==> flow/design.v <==
`timescale 1ns/1ns
module main(
	input clk, 
	input reset, 
	input btn_show,
	input btn_gen,
	output [7:0]  leds,
	output [13:0] digs
);
wire btn_flg_show;
wire btn_flg_gen;
wire [255:0] number;
button_handler_down btn_handler_down_show (
	.clock(clk),
	.button_signal(btn_show),
	.button_flag(btn_flg_show)
);
button_handler_down btn_handler_down_gen (
	.clock(clk),
	.button_signal(btn_gen),
	.button_flag(btn_flg_gen)
);
number_counter number_counter(
	.clk(clk),
	.reset(reset),
	.btn_flg(btn_flg_gen),
	.result(number)
);
show_number show_number (
	.clk(clk),
	.reset(reset),
	.number(number),
	.btn_flg_show(btn_flg_show),
	.leds(leds),
	.digs(digs)
);
endmodule
module show_number (
	input clk, 
	input reset, 
	input [255:0] number,
	input btn_flg_show,
	output [7:0] leds,
	output [13:0] digs
);
reg [5:0]  state;
reg [7:0]  leds_cp;
assign leds = leds_cp[7:0];
always @(posedge clk) begin
	if (reset) begin
		state <= 6'b0;
		leds_cp <= 8'b0;
	end
	else if (btn_flg_show) begin
		if (state == 6'd32) state <= 6'b0;
		state <= state + 1'b1;
	end
end
genvar Gi;
generate 	
	for(Gi = 0; Gi < 32; Gi = Gi + 1) begin: gen_show_i
		always @(posedge btn_flg_show) begin
			if (Gi == state) begin
				leds_cp <= number[Gi*8+7:Gi*8];
			end
		end
	end
endgenerate
hex2digit_hex hex2digit_hex_l(
	.hex({3'b0, state[4:4]}),
	.digit(digs[13:7])
);
hex2digit_hex hex2digit_hex_r(
	.hex(state[3:0]),
	.digit(digs[6:0])
);
endmodule
module mod_multiplier
#(
	parameter SIZE=16,
	parameter MOD=40633
)
(
	input [SIZE-1:0] x,
	input clk,
	output [SIZE-1:0] out
);
reg [SIZE:0] tmp;
assign out = tmp[SIZE-1:0];
integer i;
always @(posedge clk)
begin
	tmp = {SIZE {1'b0}};
	for (i = SIZE-1; i >= 0; i = i - 1) begin
		tmp = tmp << 1'b1;
		if (tmp >= MOD) tmp = tmp - MOD;
		if (x[i]) tmp = tmp	+ x;
		if (tmp >= MOD) tmp = tmp -  MOD;
	end
end
endmodule
module number_counter
#(
	parameter SIZE=256
)
(
	input clk,
	input reset,
	input btn_flg,
	output [SIZE-1:0] result
);
reg [15:0] seed;
reg [SIZE-1:0] number;
reg [9:0] bcounter;
wire [15:0] temporary;
reg [0:0] flg;
integer j;
assign result = number;
always @(posedge clk) begin
	if (reset) begin
		bcounter = {9 {1'b0}};
		seed     = 16'd884;
		number   = {SIZE {1'b0}};
	end else begin
		if (btn_flg) flg <= 1'b1;
		seed <= temporary;
		if (flg) begin
			if (bcounter != SIZE<<1) begin
				bcounter <= bcounter + 1'b1;
				if (bcounter[0] == 1'b1)
					number <= (number << 1) | (seed[0]);
			end else begin
				bcounter <= 9'b0;
				flg <= 1'b0;
			end
		end
	end
end
mod_multiplier mod_multiplier (
	.x(seed),
	.clk(clk),	
	.out(temporary)
);
endmodule
module hex2digit_hex
#(
	parameter INVERT = 1
)
(
	input	wire	[3:0]	hex,
	output	wire	[6:0]	digit
);
	wire [6:0] temp;
	assign temp =  ({7{hex == 4'h0}} & 7'b1000000 |
					{7{hex == 4'h1}} & 7'b1111001 |
					{7{hex == 4'h2}} & 7'b0100100 |
					{7{hex == 4'h3}} & 7'b0110000 |
					{7{hex == 4'h4}} & 7'b0011001 |
					{7{hex == 4'h5}} & 7'b0010010 |
					{7{hex == 4'h6}} & 7'b0000010 |
					{7{hex == 4'h7}} & 7'b1111000 |
					{7{hex == 4'h8}} & 7'b0000000 |
					{7{hex == 4'h9}} & 7'b0010000 |
					{7{hex == 4'hA}} & 7'b0001000 |
					{7{hex == 4'hB}} & 7'b0000011 | 
					{7{hex == 4'hC}} & 7'b1000110 |
					{7{hex == 4'hD}} & 7'b0100001 | 
					{7{hex == 4'hE}} & 7'b0000110 |
					{7{hex == 4'hF}} & 7'b0001110);
	assign digit = (INVERT) ? temp : ~temp;
endmodule
module button_handler_down
#(
	parameter INVERT = 1
)
(
	input	[0:0]	clock,
	input	[0:0]	button_signal,
	output	[0:0]	button_flag
);
reg [0:0] temp_1;
reg [0:0] temp_2;
always @(posedge clock)
begin
	temp_1 <= button_signal ^ INVERT;
	temp_2 <= temp_1; 
end
	assign button_flag = (~temp_2) & temp_1;
endmodule
module test();
reg  clk;
reg  reset;
reg  btn_gen;
reg  btn_show;
reg  [7:0] led;
reg  [15:0] dig;
initial
begin
	#1 clk = 1'b0;
	#1 reset = 1'b0;
end
always #1 clk = ~clk;
initial #3 reset = 1'b1;
initial #4 reset = 1'b0;
initial #100 btn_gen = 1'b1;
initial #150 btn_gen = 1'b0;
initial #1500 btn_gen = 1'b1;
initial #1550 btn_gen = 1'b0;
initial begin 
	#1250 btn_show = 1'b1;
	#50  btn_show = 1'b0;
	#50  btn_show = 1'b1;
	#50  btn_show = 1'b0;
	#50  btn_show = 1'b1;
	#50  btn_show = 1'b0;
	#50  btn_show = 1'b1;
	#50  btn_show = 1'b0;
	#50  btn_show = 1'b1;
	#50  btn_show = 1'b0;
	#50  btn_show = 1'b1;
	#50  btn_show = 1'b0;
	#50  btn_show = 1'b1;
	#50  btn_show = 1'b0;
	#50  btn_show = 1'b1;
	#50  btn_show = 1'b0;
	#50  btn_show = 1'b1;
	#50  btn_show = 1'b0;
	#50  btn_show = 1'b1;
	#50  btn_show = 1'b0;
end
main main
(
	.reset(reset),
	.clk(clk), 
	.btn_show(btn_show),
	.btn_gen(btn_gen),
	.leds(),
	.digs()
);
endmodule
Step by step through the tools: main --
Tool output for the design above, in the order of the flow. Lines are those of the file above, counted from 1. Operators: Yosys type, input widths -> output width; for muxes data width and select width s. Cell names lack the library's common part. The mark - stands for no value.
Inputs: design top main, clock clk, cell library sky130hd, corner tt_025C_1v80

Elaborated design --
Yosys after proc, flatten, opt, wreduce and memory -nomap, before mapping. Enables and synchronous resets that opt folds into registers are not counted as muxes. Memory bits, and registers merged into a memory's read port (data or address), are not among the register bits. Print and check cells are not counted. Equal cells are merged and count once.
Word-level totals: output and inout port bits 22, register bits after elaboration 8, input port bits 4, elaborated cells 38
Operators by class: equal/unequal tests 14, reduce/logical cells 2, add/sub/neg operators 1, bitwise operators 18
Operators with widths (number):
- $eq 4x4->1 const B | 7
- $or 7x7->7 | 4
- $or 7x5->7 | 3
- $or 7x6->7 | 3
- $eq 4x3->1 const B | 4
- $or 7x2->7 | 2
- $or 7x4->7 | 2
- $eq 4x2->1 const B | 2
- $logic_not 4->1 | 2
- $or 7x3->7 | 1
- $add 6x1->6 const B | 1
- $eq 4x1->1 const B | 1
- $not 1->1 | 2
- $and 1x1->1 | 1

Logic depth --
Depth = most cells in a row (Yosys ltp): at word level without a register or memory, in the mapped netlist without a sequential cell, where the memories' decode and read muxes count.
Logic depth: depth after elaboration 15, ABC_AREA 1, depth in mapped cells 6

Mapped cells and area --
Source: synth_stat.txt of the flow (Yosys; design flattened, memories mapped). It holds for the ABC_AREA given above (unset counts as 0); a run with the other value may have another netlist. Totals and module areas in this step are rounded.
Cells by type:
- dfxtp_1 | number 7, total area 140.134 sq um
- buf_4 | number 14, total area 105.101 sq um
- nand2_1 | number 20, total area 75.072 sq um
- ha_1 | number 4, total area 50.048 sq um
- nand3_1 | number 9, total area 45.043 sq um
- nor2_1 | number 10, total area 37.536 sq um
- inv_1 | number 7, total area 26.275 sq um
- o21ai_0 | number 5, total area 25.024 sq um
- a21oi_1 | number 4, total area 20.019 sq um
- buf_6 | number 1, total area 11.261 sq um
- conb_1 | number 2, total area 7.507 sq um
- inv_2 | number 2, total area 7.507 sq um
- o211ai_1 | number 1, total area 7.507 sq um
- nand4_1 | number 1, total area 6.256 sq um
- nor2_2 | number 1, total area 6.256 sq um
Mapped netlist: cells in the netlist 88, mapped flip-flops 7, buffer cells 15, sequential part of the area 140 sq um, cell area after synthesis 570 sq um

Path before layout --
OpenSTA on the mapped netlist: ideal clock, no wires. The path of least setup slack (recovery checks aside). Input and output delay are each 20% of the period. Register names are those of the netlist, which keeps one name where synthesis merged equal registers.
Timing path after synthesis: path kind register -> output, from reg show_number.state[0], to out digs[1], path buffers 0, period 1.41 ns, setup slack 0.123 ns, path delay 1.005 ns, data required time 1.128 ns, time at the first pin 0.000 ns, driving pins on the path 5, output delay 0.282 ns, data arrival time 1.005 ns, period reached after synthesis 1.287 ns
"path delay" = arrival - input delay + setup time. At an output port there is no setup time. "driving pins on the path": output pins that drive a net of the path, with the launching flip-flop's if there is one; two outputs of one cell count as two. "period reached after synthesis" = period - worst setup slack (recovery checks aside). The figure is calculated, with input and output delays left at 20% of the set period. Between the ends stands the longest chain of elaborated cells between them, by number of cells; it is not shown to be the way that was timed. Of several equally long chains one is given. A line is the first line of the expression or statement that the cell stems from. Yosys adds cells for indexed reads and writes and turns some case tables into memories. A register here has more assigning lines than the two given.
Between the ends, after synthesis: cells stage by stage dfxtp_1 -> inv_1 -> ha_1 -> o21ai_0 -> nand4_1, cells in the longest elaborated chain 11, elaborated cells between the ends (all ways) 16, those cells by class eq/ne: 6; logic: 10
RTL lines, path after synthesis:
- start: declaration | RTL line 46 | reg [5:0]  state;
- start: assignment | RTL line 51 | state <= 6'b0;
- start: assignment | RTL line 56 | state <= state + 1'b1;
- $eq 4x3->1 | RTL line 159 | {7{hex == 4'h5}} & 7'b0010010 |
- $or 7x5->7 | RTL line 154 | assign temp = ({7{hex == 4'h0}} & 7'b1000000 |
- $or 7x2->7 | RTL line 154
- $or 7x7->7 | RTL line 154
- $or 7x5->7 | RTL line 154
- $or 7x4->7 | RTL line 154
- $or 7x2->7 | RTL line 154
- $or 7x7->7 | RTL line 154
- $or 7x6->7 | RTL line 154
- $or 7x3->7 | RTL line 154
- $or 7x4->7 | RTL line 154
- end: declaration | RTL line 8 | output [13:0] digs

Path in the finished layout --
From the final timing report of job 2: the path of least setup slack in the routed layout; clock arrival at registers is part of the times.
Timing path after layout: path kind register -> output, from reg show_number.state[1], to out digs[0], setup slack -0.08 ns, period 1.96 ns, data arrival time 1.65 ns, data required time 1.57 ns, path buffers 1, time at the first pin 0.22 ns, driving pins on the path 6, output delay 0.39 ns
Between the ends stands the longest chain of elaborated cells between them, by number of cells; it is not shown to be the way that was timed. Of several equally long chains one is given. A register here has more assigning lines than the two given.
Between the ends, after layout: cells stage by stage dfxtp_2 -> inv_1 -> ha_2 -> nand2_1 -> nand3_1 -> clkdlybuf4s50_1, cells in the longest elaborated chain 15, elaborated cells between the ends (all ways) 18, those cells by class eq/ne: 4; logic: 14
RTL lines, path after layout:
- start: declaration | RTL line 46 | reg [5:0]  state;
- start: assignment | RTL line 51 | state <= 6'b0;
- start: assignment | RTL line 56 | state <= state + 1'b1;
- $eq 4x1->1 | RTL line 155 | {7{hex == 4'h1}} & 7'b1111001 |
- $or 7x7->7 | RTL line 154 | assign temp = ({7{hex == 4'h0}} & 7'b1000000 |
- $or 7x6->7 (2 in a row) | RTL line 154
- $or 7x5->7 (2 in a row) | RTL line 154
- $or 7x2->7 | RTL line 154
- $or 7x7->7 | RTL line 154
- $or 7x5->7 | RTL line 154
- $or 7x4->7 | RTL line 154
- $or 7x2->7 | RTL line 154
- $or 7x7->7 | RTL line 154
- $or 7x6->7 | RTL line 154
- $or 7x3->7 | RTL line 154
- $or 7x4->7 | RTL line 154
- end: declaration | RTL line 8 | output [13:0] digs

Data sheet: physical implementation of main

main through Yosys and OpenROAD on sky130hd: 2 stored runs, unordered, with their settings and measured results. The constraints put input and output delay at 20% of the set period each and load the outputs with 0.01 pF.
"clock period achieved" = clock period - worst setup slack. The figure is calculated, with input and output delays left at 20% of the set period.
"time on the worst setup path" means the part of the period allowed to the worst setup path (the constraints hold back 20% at inputs and 20% at outputs) less its slack; where the path has registers, the arrival times of their clocks count too.
"power" is the tool's figure for a default switching activity; nothing was simulated.
Measured values are rounded.

[job 1] flow files
==> flow/run.sh <==
#!/bin/bash
# the make line also repeats the synthesis and layout settings of config.mk as NAME=value (left out here)
make -C /OpenROAD-flow-scripts/flow DESIGN_CONFIG=/design/flow/config.mk WORK_HOME=/design/flow/orfs CLKGATE_MAP_FILE= finish
==> flow/config.mk <==
export PLATFORM = sky130hd
export DESIGN_NAME = main
export DESIGN_NICKNAME = main
export VERILOG_FILES = /design/flow/design.v
export SDC_FILE = /design/flow/constraint.sdc
export NUM_CORES = 4
export LEC_CHECK = 0
export CAP_MARGIN = 0
export CORE_MARGIN = 2
export CORE_UTILIZATION = 65
export GPL_ROUTABILITY_DRIVEN = 0
export PLACE_DENSITY_LB_ADDON = 0.06
export SETUP_SLACK_MARGIN = 0.26
export SLEW_MARGIN = 20
==> flow/constraint.sdc <==
create_clock -name core_clock -period 2.43 [get_ports {clk}]
set_input_delay 0.4860 -clock core_clock [delete_from_list [all_inputs] [get_ports {clk}]]
set_output_delay 0.4860 -clock core_clock [all_outputs]
set_load 0.01 [all_outputs]

[job 1] result: unfinished; error PDN-0185 in floorplanning

[job 2] flow files
==> flow/run.sh <==
#!/bin/bash
# the make line also repeats the synthesis and layout settings of config.mk as NAME=value (left out here)
make -C /OpenROAD-flow-scripts/flow DESIGN_CONFIG=/design/flow/config.mk WORK_HOME=/design/flow/orfs CLKGATE_MAP_FILE= finish
==> flow/config.mk <==
export PLATFORM = sky130hd
export DESIGN_NAME = main
export DESIGN_NICKNAME = main
export VERILOG_FILES = /design/flow/design.v
export SDC_FILE = /design/flow/constraint.sdc
export NUM_CORES = 4
export LEC_CHECK = 0
export ABC_AREA = 1
export CAP_MARGIN = 40
export CELL_PAD_IN_SITES_GLOBAL_PLACEMENT = 2
export CORE_ASPECT_RATIO = 0.66
export CORE_MARGIN = 2
export CORE_UTILIZATION = 19
export CTS_CLUSTER_DIAMETER = 261
export PLACE_DENSITY_LB_ADDON = 0.04
export SETUP_SLACK_MARGIN = -0.11
export SLEW_MARGIN = 20
export TNS_END_PERCENT = 55
==> flow/constraint.sdc <==
create_clock -name core_clock -period 1.96 [get_ports {clk}]
set_input_delay 0.3920 -clock core_clock [delete_from_list [all_inputs] [get_ports {clk}]]
set_output_delay 0.3920 -clock core_clock [all_outputs]
set_load 0.01 [all_outputs]

[job 2] result: standard-cell area of the final layout 800 sq um; time on the worst setup path 1.65 ns; worst setup path kind register -> output; lowest setup slack -0.085 ns; final setup TNS -0.085 ns; worst-case hold slack 0.39 ns; netlist area reported by Yosys 570 sq um; clock period achieved 2.045 ns; power 440 µW; overall die area 3,500 sq um; final utilization 27%
